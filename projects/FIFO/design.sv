==> flow/design.v <==
module FIFO(input clk, rst, wr, rd, 
    input [7:0] din,output reg [7:0] dout,
    output  empty, full);
reg [3:0] wptr = 0,rptr = 0;
reg [4:0] cnt = 0;
reg [7:0] mem [15:0];
always@(posedge clk)
begin
if(rst== 1'b1)
 begin
   wptr <= 0;
   rptr <= 0;
   cnt  <= 0;
 end
else if(wr && !full)
  begin
    mem[wptr] <= din;
    wptr      <= wptr + 1;
    cnt       <= cnt + 1;
    end
else if (rd && !empty)
 begin
  dout <= mem[rptr];
  rptr <= rptr + 1;
  cnt  <= cnt  - 1;
  end
end 
assign empty = (cnt == 0)    ? 1'b1 : 1'b0;
assign full  = (cnt == 16)   ? 1'b1 : 1'b0;
endmodule
### Reports on FIFO

Tool output for the design above, in the order of the flow.
Line numbers count from 1 in the design file above.
The mark - stands for no value.

| set-up | value |
|---|---|
| design top | FIFO |
| clock | clk |
| cell library | sky130hd |
| library corner | tt_025C_1v80 |

### Word level

Source: Yosys, flattened and elaborated, memories not mapped. Widths are those after wreduce. Registers that Yosys merges into a memory's read port (data or address) are not register bits. Print and check cells do not count. Equal cells are merged and count once.
Yosys's memory passes give these memory sizes; they may raise the number of words (mostly to a power of two), join words into wider ones and drop unused or constant bits.

| bit counts | value |
|---|---|
| register bits after elaboration | 13 |
| bits in writable memories | 128 |
| word width x clocked read ports | 8 |
| memories | 1 |
| bits of input ports | 12 |
| output and inout bits | 10 |
| elaborated cells | 29 |

Memories:

| name | words | width | rd ports | wr ports | line | RTL |
|---|---|---|---|---|---|---|
| mem | 16 | 8 | 1 | 1 | 6 | `reg [7:0] mem [15:0];` |

| operators by class | value |
|---|---|
| $add $sub $neg | 4 |
| eq/ne operators | 1 |
| mux-type cells | 10 |
| bitwise logic cells | 2 |
| reduce/logical cells | 8 |

Operators by type and width:

| kind | count |
|---|---|
| 2-to-1 mux 8 bit | 2 |
| 2-to-1 mux 5 bit | 2 |
| adder 4 x 1 -> 4 bit with constant B | 2 |
| 2-to-1 mux 4 bit | 2 |
| adder 5 x 1 -> 5 bit with constant B | 1 |
| subtractor 5 x 1 -> 5 bit with constant B | 1 |
| equality test 5 bit with constant B | 1 |
| zero test 5 bit | 1 |
| 2-to-1 mux 1 bit | 4 |
| AND reduction 3 bit | 1 |
| logical AND 1 bit | 2 |
| inverter 1 bit | 2 |
| zero test 1 bit | 2 |
| AND reduction 2 bit | 1 |
| nonzero test 2 bit | 1 |

### Logic depth

Longest topological path by Yosys (ltp), each cell counted once; first at word level (registers and memories cut), then after technology mapping (sequential cells cut; the memories' decode and read muxes count).

| depth | value |
|---|---|
| depth in word-level cells | 6 |
| ABC_AREA | 0 |
| depth in mapped cells | 9 |
| gate-level depth less buffers | 8 |

### Netlist

Source: synth_stat.txt of the flow (Yosys; design flattened, memories mapped). It holds for the ABC_AREA given above (unset counts as 0); a run with the other value may have another netlist.
Totals and module areas in this step are rounded.

| mapped netlist | value |
|---|---|
| standard cells after synthesis | 359 |
| synthesis area | 6060 um^2 |
| sequential area | 4340 um^2 |
| flip-flops | 149 |
| buffers | 18 |

Cells by type:

| cell type | count | total area (um^2) |
|---|---|---|
| sky130_fd_sc_hd__edfxtp_1 | 136 | 4.08E+03 |
| sky130_fd_sc_hd__mux4_2 | 16 | 360.346 |
| sky130_fd_sc_hd__mux2i_1 | 33 | 330.317 |
| sky130_fd_sc_hd__dfxtp_1 | 13 | 260.25 |
| sky130_fd_sc_hd__a221oi_1 | 16 | 140.134 |
| sky130_fd_sc_hd__ha_1 | 8 | 100.096 |
| sky130_fd_sc_hd__nor2_1 | 26 | 97.594 |
| sky130_fd_sc_hd__o21ai_0 | 14 | 70.067 |
| sky130_fd_sc_hd__a22oi_1 | 8 | 60.058 |
| sky130_fd_sc_hd__nand2_1 | 15 | 56.304 |
| sky130_fd_sc_hd__a21oi_1 | 9 | 45.043 |
| sky130_fd_sc_hd__buf_2 | 9 | 45.043 |
| sky130_fd_sc_hd__clkbuf_1 | 9 | 33.782 |
| sky130_fd_sc_hd__inv_1 | 8 | 30.029 |
| sky130_fd_sc_hd__o41ai_4 | 1 | 27.526 |
| sky130_fd_sc_hd__xnor2_1 | 3 | 26.275 |
| sky130_fd_sc_hd__xor2_1 | 3 | 26.275 |
| sky130_fd_sc_hd__o211ai_2 | 2 | 25.024 |

Other cell types: 21; their cells: 30.

### Worst setup path after synthesis

Source: OpenSTA report_checks on the synthesized netlist (no wires, ideal clock, input and output delay 20% of the period each), path of least setup slack; recovery checks are left aside. Register names are those of the netlist, which keeps one name where synthesis merged equal registers.

| timing after synthesis | value |
|---|---|
| path kind | input port to flip-flop |
| start point | in wr |
| end point | reg cnt[4] |
| clock period | 5580 ps |
| input delay | 1116 ps |
| setup time | 86 ps |
| time at the first pin | 1116 ps |
| arrival | 3285 ps |
| data required time | 5494 ps |
| setup slack | 2209 ps |
| delay of the path | 2255 ps |
| stages | 9 |
| buffers on the path | 1 |
| synthesis period reached | 3371 ps |

"delay of the path" is the arrival time less input delay plus setup time.
"stages" counts driving pins, that of a launching flip-flop among them; a cell with two outputs on the path counts twice.
"synthesis period reached" is the clock period less the worst setup slack; recovery checks do not enter. This is arithmetic on one report: input and output delays are still those of the set period (20% each).
Between the ends stands the longest chain of elaborated cells between them, by number of cells; it is not shown to be the way that was timed. Of several equally long chains one is given.
A line is the first line of the expression or statement that the cell stems from. Yosys adds cells for indexed reads and writes and turns some case tables into memories.
A register here has more assigning lines than the two given.

| between the ends, after synthesis | value |
|---|---|
| cell sequence | sky130_fd_sc_hd__clkbuf_1 > sky130_fd_sc_hd__inv_1 > sky130_fd_sc_hd__a21oi_1 > sky130_fd_sc_hd__inv_1 > sky130_fd_sc_hd__fa_1 > sky130_fd_sc_hd__a21o_1 > sky130_fd_sc_hd__a2111o_1 > sky130_fd_sc_hd__o211a_1 > sky130_fd_sc_hd__a211oi_1 |
| length of the longest elaborated chain | 2 |
| elaborated cells on any way between the ends | 3 |
| RTL lines with such cells | 1 |
| those cells by class | mux (1); reduce/logical (2) |

RTL lines, path after synthesis:

| item | line | RTL |
|---|---|---|
| from (decl) | 1 | `module FIFO(input clk, rst, wr, rd,` |
| logical AND 1 bit | 15 | `else if(wr && !full)` |
| 2-to-1 mux 5 bit | 15 |  |
| to (assign) | 19 | `cnt       <= cnt + 1;` |
| to (assign) | 25 | `cnt  <= cnt  - 1;` |
| to (decl) | 5 | `reg [4:0] cnt = 0;` |

### Timing after layout

From the final timing report of job 1: the path of least setup slack in the routed layout; clock arrival at registers is part of the times.
The path's times are printed in steps of 10 ps; the period is the one set.

| timing after layout | value |
|---|---|
| path kind | flip-flop to output port |
| start point | reg cnt[0] |
| end point | out full |
| clock period | 3510 ps |
| external output delay | 700 ps |
| time at the first pin | 410 ps |
| arrival | 2120 ps |
| data required time | 2810 ps |
| setup slack | 690 ps |
| stages | 5 |
| buffers on the path | 1 |

Between the ends stands the longest chain of elaborated cells between them, by number of cells; it is not shown to be the way that was timed. Of several equally long chains one is given.
A register here has more assigning lines than the two given.

| between the ends, after layout | value |
|---|---|
| cell sequence | sky130_fd_sc_hd__dfxtp_1 > sky130_fd_sc_hd__nor4_2 > sky130_fd_sc_hd__nand2_1 > sky130_fd_sc_hd__inv_1 > sky130_fd_sc_hd__clkdlybuf4s50_1 |
| length of the longest elaborated chain | 2 |
| elaborated cells on any way between the ends | 2 |
| RTL lines with such cells | 1 |
| those cells by class | eq/ne (1); mux (1) |

RTL lines, path after layout:

| item | line | RTL |
|---|---|---|
| from (decl) | 5 | `reg [4:0] cnt = 0;` |
| from (assign) | 19 | `cnt       <= cnt + 1;` |
| from (assign) | 25 | `cnt  <= cnt  - 1;` |
| equality test 5 bit | 29 | `assign full  = (cnt == 16)   ? 1'b1 : 1'b0;` |
| 2-to-1 mux 1 bit | 29 |  |
| to (decl) | 3 | `output  empty, full);` |

Memo
Re: implementation data of FIFO

Flow measurements of FIFO on sky130hd: 2 stored runs with different settings, listed in no order. Input and output delays are each 20% of the period that was set; the output load is 0.01 pF.
Results are given in rounded form.

#### Job 1

| setting | value |
|---|---|
| period_ns | `3.51` |
| SETUP_SLACK_MARGIN | `-0.3` |
| CAP_MARGIN | `20` |
| CORE_MARGIN | `2` |
| CORE_UTILIZATION | `40` |
| SLEW_MARGIN | `20` |

| result | value |
|---|---|
| smallest setup slack | 687 ps |
| area of the synthesized netlist | 6060 um^2 |
| area of the die | 16100 um^2 |
| standard-cell area after routing | 7180 um^2 |
| worst hold slack in the final report | 580 ps |
| total negative slack | 0 ps |

#### Job 2

| setting | value |
|---|---|
| period_ns | `5.56` |
| CORE_UTILIZATION | `41` |
| SETUP_SLACK_MARGIN | `0.92` |
| PLACE_DENSITY | `0.83` |
| CORE_MARGIN | `10` |
| CELL_PAD_IN_SITES_GLOBAL_PLACEMENT | `3` |
| TNS_END_PERCENT | `70` |
| SLEW_MARGIN | `15` |
| CAP_MARGIN | `20` |

| result | value |
|---|---|
| smallest setup slack | 2040 ps |
| area of the synthesized netlist | 6060 um^2 |
| area of the die | 20000 um^2 |
| standard-cell area after routing | 7060 um^2 |
| worst hold slack in the final report | 581 ps |
| total negative slack | 0 ps |
